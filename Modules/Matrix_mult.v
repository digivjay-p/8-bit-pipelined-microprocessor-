==> flow/design.v <==
module Matrix_mult(
    input clk,
    input reset,
    input is_matrix_mult,             
    input [31:0] A,
    input [31:0] B,
    output reg [31:0] C,
    output reg done
);
    reg [7:0] A_mat[0:1][0:1];
    reg [7:0] B_mat[0:1][0:1];
    reg [7:0] C_mat[0:1][0:1];
    integer i, j, k;
    reg [7:0] sum;
    reg computing;
    always @(posedge clk or posedge reset) begin
        if (reset) begin
        done <= 1'b0;           
        computing <= 1'b0;
        i <= 0;
        j <= 0;
        k <= 0;
        sum <= 0;
        A_mat[0][0] <= 0;
        A_mat[0][1] <= 0;
        A_mat[1][0] <= 0;
        A_mat[1][1] <= 0;
        B_mat[0][0] <= 0;
        B_mat[0][1] <= 0;
        B_mat[1][0] <= 0;
        B_mat[1][1] <= 0;
        C_mat[0][0] <= 0;
        C_mat[0][1] <= 0;
        C_mat[1][0] <= 0;
        C_mat[1][1] <= 0;
        C = 0;
        end
  else if (is_matrix_mult && !computing) begin
            A_mat[0][0] <= A[7:0];
            A_mat[0][1] <= A[15:8];
            A_mat[1][0] <= A[23:16];
            A_mat[1][1] <= A[31:24];
            B_mat[0][0] <= B[7:0];
            B_mat[0][1] <= B[15:8];
            B_mat[1][0] <= B[23:16];
            B_mat[1][1] <= B[31:24];
            computing <= 1;
            done <= 0;   
            sum <= 0;
            i <= 0;
            j <= 0;
            k <= 0;
        end
        else if (computing) begin
            sum <= sum + (A_mat[i][k] * B_mat[k][j]);
            if (k==1) begin
                C_mat[i][j] <= sum + (A_mat[i][k] * B_mat[k][j]);
                sum <= 0;
                    if (j==1) begin
                        j <= 0;
                        if (i == 1) begin
                            i <= 0;
                            C <= {C_mat[1][1], C_mat[1][0], C_mat[0][1], C_mat[0][0]};
                            done <= 1;       
                            computing <= 0; 
                        end else begin
                            i <= i + 1; 
                        end     
                    end else begin
                    j <= j + 1;
                    end
                k <= 0;
            end else begin
            k <= k + 1;
        end
    end 
end
endmodule
From RTL to reports: Matrix_mult
Tool output for the design above, in the order of the flow.
Line numbers count from 1 in the design file above.
Library cell names are shortened.
Not given: n/a
- design top: Matrix_mult
- clock port: clk
- cell library: sky130hd
- timing corner: tt_025C_1v80

Elaborated design
Counts by Yosys on the flattened word-level netlist (proc, flatten, opt, wreduce). Print and check cells are left out. Cells with the same type and inputs are merged into one.
- output and inout bits at 33
- register bits at 234
- bits of input ports: 67
- cells after elaboration at 96
- noted $add $sub $neg: 8
- noted eq/ne operators: 12
- noted reduce/logical cells: 17
- $mul at 2
- bitwise operators at 1
- mux-type cells: 37
- operators with widths (cell ; number):
    32-bit 2-to-1 mux ; 12
    8-bit by 8-bit multiplier with 8-bit output ; 2
    8-bit 2-to-1 mux ; 13
    32-bit by 2-bit adder with 32-bit output with constant B ; 3
    32-bit by 2-bit == test with 1-bit output with constant B ; 3
    8-bit parallel mux with 4-bit select ; 2
    4-bit AND reduction ; 5
    8-bit adder ; 2
    2-bit == test with constant B ; 6
    1-bit 2-to-1 mux ; 10
    2-bit nonzero test ; 4
    2-bit by 1-bit == test with 1-bit output with constant B ; 3
    2-bit adder ; 3
    2-bit zero test ; 3
    5-bit AND reduction ; 1
    3-bit AND reduction ; 1
    2-bit AND reduction ; 1
    1-bit logical AND ; 1
    1-bit inverter ; 1
    1-bit zero test ; 1

Depth
Depth = most cells in a row (Yosys ltp): at word level without a register or memory, in the mapped netlist without a sequential cell, where the memories' decode and read muxes count.
- depth after elaboration at 10
- ABC_AREA at 0
- depth in mapped cells at 18
- gate-level depth less buffers at 17

Synthesis result
The flow's flattened synthesis, as Yosys stat reports it; memories are mapped. The netlist is that of the ABC_AREA named above (0 if unset); the other value can give another one.
- mapped flip-flops: 234
- area of sequential cells at 0.0058556 mm^2
- buffer cells at 47
- chip area (Yosys) at 0.0117813 mm^2
- cell count at 1039
- cell types (type ; number ; area in all (um^2)):
    dfrtp_1 ; 234 ; 5.86E+03
    mux2_2 ; 125 ; 1407.6
    fa_1 ; 18 ; 360.346
    nand2_1 ; 92 ; 345.331
    o21ai_0 ; 67 ; 335.322
    xnor2_1 ; 37 ; 324.061
    xor2_1 ; 33 ; 289.027
    ha_1 ; 23 ; 287.776
    nor2_1 ; 68 ; 255.245
    mux4_2 ; 11 ; 247.738
    nand4_1 ; 38 ; 237.728
    nand3_1 ; 35 ; 175.168
    inv_1 ; 45 ; 168.912
    mux4_1 ; 5 ; 131.376
    nor4_1 ; 21 ; 131.376
    and3_1 ; 18 ; 112.608
    and2_1 ; 17 ; 106.352
    clkbuf_1 ; 26 ; 97.594
Other cell types: 29; their cells: 126.

Path before layout
Source: OpenSTA report_checks on the synthesized netlist (no wires, ideal clock, input and output delay 20% of the period each), path of least setup slack; recovery checks are left aside. Register names are those of the netlist, which keeps one name where synthesis merged equal registers.
- kind: flip-flop to flip-flop
- start: register k[0]
- end: register C_mat
- driving pins on the path at 18
- data arrival time at 4644 ps
- clock period at 6520 ps
- path buffers: 1
- setup slack: 1751 ps
- delay of the path at 4769 ps
- noted synthesis period reached: 4769 ps
"delay of the path" = arrival - input delay + setup time.
"driving pins on the path" counts driving pins, that of a launching flip-flop among them; a cell with two outputs on the path counts twice.
"synthesis period reached" is the clock period less the worst setup slack; recovery checks do not enter. This is arithmetic on one report: input and output delays are still those of the set period (20% each).
An end named without its bit number is one bit of that signal or, where synthesis recoded a state register, one of its new flip-flops.
Between the ends stands the longest chain of elaborated cells between them, by number of cells; it is not shown to be the way that was timed. Of several equally long chains one is given.
A line is the first line of the expression or statement that the cell stems from. Yosys adds cells for indexed reads and writes and turns some case tables into memories.
A register here has more assigning lines than the two given.
- cells stage by stage: dfrtp_1 buf_4 mux4_2 nand2_1 fa_1 inv_1 fa_1 ha_1 inv_1 fa_1 inv_1 fa_1 a21o_1 a21oi_1 xnor2_1 xnor2_1 xnor2_2 mux2_2
- length of the longest elaborated chain: 8
- noted elaborated cells between the ends (all ways): 22
- classes of those cells: add/sub: 3; mul: 1; eq/ne: 7; mux: 8; reduce/logical: 3
- ends and longest elaborated chain, after synthesis (element ; RTL line ; source):
    from (decl) ; 13 ; integer i, j, k;
    from (assign) ; 22 ; k <= 0;
    from (assign) ; 74 ; k <= k + 1;
    2-bit adder ; 57 ; C_mat[i][j] <= sum + (A_mat[i][k] * B_mat[k][j]);
    2-bit == test ; 57 ;
    8-bit parallel mux with 4-bit select ; 57 ;
    8-bit 2-to-1 mux ; 56 ; if (k==1) begin
    8-bit 2-to-1 mux ; 54 ; else if (computing) begin
    8-bit 2-to-1 mux ; 38 ; else if (is_matrix_mult && !computing) begin
    8-bit by 8-bit multiplier with 8-bit output ; 57 ;
    8-bit adder ; 57 ;
    to (assign) ; 57 ;
    to (decl) ; 12 ; reg [7:0] C_mat[0:1][0:1];

Timing after layout
Path of least setup slack in the final report of job 1 (OpenROAD, finished layout, wires in). Where an end is a register, its clock arrival counts in the times.
The report prints the path's times to 10 ps; the period is as set.
- kind: flip-flop to flip-flop
- start: register i[0]
- end: register C_mat
- path buffers: 1
- data arrival time at 5070 ps
- setup slack: 880 ps
- driving pins on the path at 18
- clock period at 5540 ps
An end named without its bit number is one bit of that signal or, where synthesis recoded a state register, one of its new flip-flops.
Between the ends stands the longest chain of elaborated cells between them, by number of cells; it is not shown to be the way that was timed. Of several equally long chains one is given.
A register here has more assigning lines than the two given.
- cells stage by stage: dfrtp_2 xnor2_4 buf_6 mux4_2 nand2_1 fa_1 inv_2 fa_1 inv_1 fa_1 fa_2 inv_1 ha_4 a21oi_2 xnor2_1 xnor2_1 xnor2_2 mux2_4
- length of the longest elaborated chain: 8
- noted elaborated cells between the ends (all ways): 14
- classes of those cells: add/sub: 3; mul: 1; eq/ne: 4; mux: 4; reduce/logical: 2
- ends and longest elaborated chain, after layout (element ; RTL line ; source):
    from (decl) ; 13 ; integer i, j, k;
    from (assign) ; 20 ; i <= 0;
    from (assign) ; 67 ; i <= i + 1;
    2-bit adder ; 57 ; C_mat[i][j] <= sum + (A_mat[i][k] * B_mat[k][j]);
    2-bit == test ; 57 ;
    8-bit parallel mux with 4-bit select ; 57 ;
    8-bit 2-to-1 mux ; 56 ; if (k==1) begin
    8-bit 2-to-1 mux ; 54 ; else if (computing) begin
    8-bit 2-to-1 mux ; 38 ; else if (is_matrix_mult && !computing) begin
    8-bit by 8-bit multiplier with 8-bit output ; 57 ;
    8-bit adder ; 57 ;
    to (assign) ; 57 ;
    to (decl) ; 12 ; reg [7:0] C_mat[0:1][0:1];

FLOW RESULTS
============

Module Matrix_mult, platform sky130hd: 2 stored runs of the flow (Yosys, OpenROAD) with differing settings, in no particular order. Input and output delays are each 20% of the period that was set; the output load is 0.01 pF.
"reached clock period" = clock period - worst setup slack. The figure is calculated, with input and output delays left at 20% of the set period.
By "time on the worst setup path" is meant the share of the clock period that the worst setup path is allowed (20% is reserved at inputs, 20% at outputs), minus its slack. Clock arrival times at its registers enter into it.
"time on the worst setup path" is given in steps of 10 ps.

Job 1

==> flow/run.sh <==
#!/bin/bash
# the make line also repeats the synthesis and layout settings of config.mk as NAME=value (left out here)
make -C /OpenROAD-flow-scripts/flow DESIGN_CONFIG=/design/flow/config.mk WORK_HOME=/design/flow/orfs CLKGATE_MAP_FILE= finish
==> flow/config.mk <==
export PLATFORM = sky130hd
export DESIGN_NAME = Matrix_mult
export DESIGN_NICKNAME = Matrix_mult
export VERILOG_FILES = /design/flow/design.v
export SDC_FILE = /design/flow/constraint.sdc
export NUM_CORES = 4
export LEC_CHECK = 0
export CAP_MARGIN = 20
export CELL_PAD_IN_SITES_GLOBAL_PLACEMENT = 2
export CORE_ASPECT_RATIO = 0.79
export CORE_MARGIN = 2
export CORE_UTILIZATION = 48
export CTS_CLUSTER_SIZE = 98
export GPL_TIMING_DRIVEN = 1
export SETUP_SLACK_MARGIN = 0.72
export SLEW_MARGIN = 20
export TNS_END_PERCENT = 5
==> flow/constraint.sdc <==
create_clock -name core_clock -period 5.54 [get_ports {clk}]
set_input_delay 1.1080 -clock core_clock [delete_from_list [all_inputs] [get_ports {clk}]]
set_output_delay 1.1080 -clock core_clock [all_outputs]
set_load 0.01 [all_outputs]

Measured in job 1:
- total negative slack on setup checks at 0 ps
- setup slack of the worst path at 880 ps
- full die area at 0.025823 mm^2
- time on the worst setup path: 4660 ps
- type of the worst setup path: flip-flop to flip-flop
- reached clock period: 4660 ps
- post-layout utilization at 0.595
- post-synthesis cell area: 0.0117813 mm^2

Job 2

==> flow/run.sh <==
#!/bin/bash
# the make line also repeats the synthesis and layout settings of config.mk as NAME=value (left out here)
make -C /OpenROAD-flow-scripts/flow DESIGN_CONFIG=/design/flow/config.mk WORK_HOME=/design/flow/orfs CLKGATE_MAP_FILE= finish
==> flow/config.mk <==
export PLATFORM = sky130hd
export DESIGN_NAME = Matrix_mult
export DESIGN_NICKNAME = Matrix_mult
export VERILOG_FILES = /design/flow/design.v
export SDC_FILE = /design/flow/constraint.sdc
export NUM_CORES = 4
export LEC_CHECK = 0
export ABC_AREA = 1
export CAP_MARGIN = 20
export CELL_PAD_IN_SITES_DETAIL_PLACEMENT = 0
export CELL_PAD_IN_SITES_GLOBAL_PLACEMENT = 1
export CORE_MARGIN = 2
export CORE_UTILIZATION = 65
export CTS_CLUSTER_DIAMETER = 110
export CTS_CLUSTER_SIZE = 86
export GPL_ROUTABILITY_DRIVEN = 0
export MAX_ROUTING_LAYER = met4
export MIN_ROUTING_LAYER = met2
export PLACE_DENSITY_LB_ADDON = 0.26
export SLEW_MARGIN = 20
==> flow/constraint.sdc <==
create_clock -name core_clock -period 2.69 [get_ports {clk}]
set_input_delay 0.5380 -clock core_clock [delete_from_list [all_inputs] [get_ports {clk}]]
set_output_delay 0.5380 -clock core_clock [all_outputs]
set_load 0.01 [all_outputs]

Job 2: unfinished; error FLW-0024 in placement.
