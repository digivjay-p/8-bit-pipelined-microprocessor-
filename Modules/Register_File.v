==> flow/design.v <==
`timescale 1ns / 1ps
module Register_file(
    rdata1, 
    rdata2, 
    wrtData, 
    srcreg1, 
    srcreg2, 
    destreg, 
    write, 
    clk, 
    reset,
    A,
    B,
    ReadDataA0, ReadDataA1, ReadDataA2, ReadDataA3,
    ReadDataB0, ReadDataB1, ReadDataB2, ReadDataB3
);
output [31:0] A,B;
input clk, reset, write;
input [2:0] srcreg1, srcreg2, destreg;
input [7:0] wrtData;
output [7:0] rdata1, rdata2;
output [7:0] ReadDataA0, ReadDataA1, ReadDataA2, ReadDataA3;
output [7:0] ReadDataB0, ReadDataB1, ReadDataB2, ReadDataB3; 
integer i;
reg [7:0] regfile [0:7];
assign rdata1 = regfile[srcreg1];
assign rdata2 = regfile[srcreg2];
assign ReadDataA0 = regfile[0];
assign ReadDataA1 = regfile[1];
assign ReadDataA2 = regfile[2];
assign ReadDataA3 = regfile[3];
assign A = {ReadDataA0, ReadDataA1, ReadDataA2, ReadDataA3};
assign ReadDataB0 = regfile[4];
assign ReadDataB1 = regfile[5];
assign ReadDataB2 = regfile[6];
assign ReadDataB3 = regfile[7];
assign B = {ReadDataB0, ReadDataB1, ReadDataB2, ReadDataB3};
always @ (posedge   clk or posedge reset )begin
if (reset) begin
  for ( i = 0; i < 8; i = i + 1)begin
    regfile[i] <= i;
    end    
end
else  if (write) begin 
    regfile[destreg] <= wrtData;
end
end
endmodule
* Tool chain data of Register_file
Tool output for the design above, in the order of the flow. Lines are those of the file above, counted from 1. Library cell names are shortened. The mark n/a stands for no value.
Design: top module Register_file, clock clk, standard-cell library sky130hd, corner tt_025C_1v80

* Word level
Yosys after proc, flatten, opt, wreduce and memory -nomap, before mapping. Enables and synchronous resets that opt folds into registers are not counted as muxes. Print and check cells are not counted. Equal cells are merged and count once.
Storage and ports: cells after elaboration 42, flip-flop bits (word level) 64, input bits 20
Cells by class: reductions and logical operators 11, mux-type cells 2, equal/unequal tests 21
Operator list (number):
- 8-bit case mux with 8-bit select | 2
- 3-bit == test (second input constant) | 12
- 3-bit by 2-bit == test with 1-bit output (second input constant) | 6
- 2-bit AND reduction | 8
- 3-bit by 1-bit == test with 1-bit output (second input constant) | 3
- 3-bit logical NOT | 3

* Longest topological paths
Depth = most cells in a row (Yosys ltp): at word level without a register or memory, in the mapped netlist without a sequential cell, where the memories' decode and read muxes count.
Depth: word-level depth 2, ABC_AREA 0, gate-level depth with buffers 6, depth with buffers taken out 4

* Synthesis result
The flow's flattened synthesis, as Yosys stat reports it; memories are mapped. The netlist is that of the ABC_AREA named above (0 if unset); the other value can give another one. Totals and module areas in this step are rounded.
Cells by type (number):
- dfrtp_1 | 52
- mux2_2 | 64
- buf_4 | 68
- dfstp_2 | 12
- mux2i_1 | 25
- nor2_1 | 32
- a221oi_1 | 12
- nor2b_1 | 12
- o22ai_1 | 12
- buf_2 | 13
- nand2_1 | 15
- a22o_1 | 6
- o2bb2ai_1 | 6
- inv_1 | 11
- o21ai_0 | 7
- nor3_4 | 2
- nand2b_1 | 5
- nand4b_1 | 3
Other cell types: 23; their cells: 36.
Synthesis totals: mapped area 4200 um^2, area of sequential cells 1600 um^2, mapped cells 393, flip-flops 64

* Worst setup path after synthesis
Path of least setup slack by OpenSTA after synthesis, without wires, with an ideal clock, recovery checks aside; 20% of the period is set as input and as output delay. Where synthesis merged equal registers, the netlist keeps one of their names.
Timing path after synthesis: path kind input to output, from input srcreg2[0], to output rdata2[0], slack 132 ps, required time 1504 ps, time at the first pin 376 ps, delay of the path 996 ps, external output delay 376 ps, arrival 1372 ps, stages 6, buffers on the path 2, clock period 1880 ps, synthesis period reached 1748 ps
"delay of the path" = arrival - input delay + setup time. At an output port there is no setup time. "stages": output pins that drive a net of the path, with the launching flip-flop's if there is one; two outputs of one cell count as two. "synthesis period reached" is the clock period less the worst setup slack; recovery checks do not enter. This is arithmetic on one report: input and output delays are still those of the set period (20% each). Between the ends stands the longest chain of elaborated cells between them, by number of cells; it is not shown to be the way that was timed. Of several equally long chains one is given. A line is the first line of the expression or statement that the cell stems from. Yosys adds cells for indexed reads and writes and turns some case tables into memories.
On the way, after synthesis: cells stage by stage buf_6 > nor2b_1 > buf_4 > a221oi_2 > a21oi_1 > o32a_1, cells in the longest elaborated chain 2
Ends and longest elaborated chain, after synthesis:
- start: declaration | RTL line 19 | input [2:0] srcreg1, srcreg2, destreg;
- 3-bit == test | RTL line 27 | assign rdata2 = regfile[srcreg2];
- 8-bit case mux with 8-bit select | RTL line 27
- end: declaration | RTL line 21 | output [7:0] rdata1, rdata2;

* Path in the finished layout
From the final timing report of record 2: the path of least setup slack in the routed layout; clock arrival at registers is part of the times. The report prints the path's times to 10 ps; the period is as set.
Timing path after layout: path kind input to output, from input srcreg2[0], to output rdata2[0], time at the first pin 410 ps, buffers on the path 4, clock period 2070 ps, external output delay 410 ps, slack -30 ps, arrival 1680 ps, stages 8, required time 1660 ps
Between the ends stands the longest chain of elaborated cells between them, by number of cells; it is not shown to be the way that was timed. Of several equally long chains one is given.
On the way, after layout: cells stage by stage buf_8 > buf_6 > nor2b_1 > buf_4 > a221oi_2 > a21oi_1 > o32a_1 > buf_2, cells in the longest elaborated chain 2
Ends and longest elaborated chain, after layout:
- start: declaration | RTL line 19 | input [2:0] srcreg1, srcreg2, destreg;
- 3-bit == test | RTL line 27 | assign rdata2 = regfile[srcreg2];
- 8-bit case mux with 8-bit select | RTL line 27
- end: declaration | RTL line 21 | output [7:0] rdata1, rdata2;

Top module Register_file; platform sky130hd; tools Yosys and OpenROAD; 2 stored runs in no particular order. Input and output delays are each 20% of the period that was set; the output load is 0.01 pF.
By "period reached" is meant the clock period of the run minus its worst setup slack. This is arithmetic on one report: input and output delays are still those of the set period (20% each).
"critical path time" = time allowed to the worst setup path (clock period - input delay - output delay, where it has them) - its slack; a late launch clock adds to it, a late capture clock takes from it.
"total power of the final layout": no workload was simulated; the value follows from the tool's default switching activity.
"critical path time" is known to 10 ps.
Values from the reports are rounded here.

[record 1] flow files
==> flow/run.sh <==
#!/bin/bash
# the make line also repeats the synthesis and layout settings of config.mk as NAME=value (left out here)
make -C /OpenROAD-flow-scripts/flow DESIGN_CONFIG=/design/flow/config.mk WORK_HOME=/design/flow/orfs CLKGATE_MAP_FILE= finish
==> flow/config.mk <==
export PLATFORM = sky130hd
export DESIGN_NAME = Register_file
export DESIGN_NICKNAME = Register_file
export VERILOG_FILES = /design/flow/design.v
export SDC_FILE = /design/flow/constraint.sdc
export NUM_CORES = 4
export LEC_CHECK = 0
export CAP_MARGIN = 15
export CELL_PAD_IN_SITES_DETAIL_PLACEMENT = 1
export CELL_PAD_IN_SITES_GLOBAL_PLACEMENT = 1
export CORE_ASPECT_RATIO = 1.63
export CORE_MARGIN = 7
export CORE_UTILIZATION = 53
export GPL_ROUTABILITY_DRIVEN = 1
export GPL_TIMING_DRIVEN = 0
export SETUP_SLACK_MARGIN = 0.48
export SLEW_MARGIN = 20
export TNS_END_PERCENT = 15
==> flow/constraint.sdc <==
create_clock -name core_clock -period 2.02 [get_ports {clk}]
set_input_delay 0.4040 -clock core_clock [delete_from_list [all_inputs] [get_ports {clk}]]
set_output_delay 0.4040 -clock core_clock [all_outputs]
set_load 0.01 [all_outputs]

[record 1] result: no final report: placement broke off with GPL-0301

[record 2] flow files
==> flow/run.sh <==
#!/bin/bash
# the make line also repeats the synthesis and layout settings of config.mk as NAME=value (left out here)
make -C /OpenROAD-flow-scripts/flow DESIGN_CONFIG=/design/flow/config.mk WORK_HOME=/design/flow/orfs CLKGATE_MAP_FILE= finish
==> flow/config.mk <==
export PLATFORM = sky130hd
export DESIGN_NAME = Register_file
export DESIGN_NICKNAME = Register_file
export VERILOG_FILES = /design/flow/design.v
export SDC_FILE = /design/flow/constraint.sdc
export NUM_CORES = 4
export LEC_CHECK = 0
export CAP_MARGIN = 20
export CORE_MARGIN = 2
export CORE_UTILIZATION = 55
export SLEW_MARGIN = 20
==> flow/constraint.sdc <==
create_clock -name core_clock -period 2.07 [get_ports {clk}]
set_input_delay 0.4140 -clock core_clock [delete_from_list [all_inputs] [get_ports {clk}]]
set_output_delay 0.4140 -clock core_clock [all_outputs]
set_load 0.01 [all_outputs]

[record 2] result: total power of the final layout 5600 µW; area of the standard cells in the finished layout 6200 um^2; setup total negative slack -66 ps; worst slack on setup checks -27 ps; area of the die 8300 um^2; final utilization 84%; mapped cell area after synthesis 4200 um^2; period reached 2097 ps; critical path time 1270 ps; worst setup path kind input to output
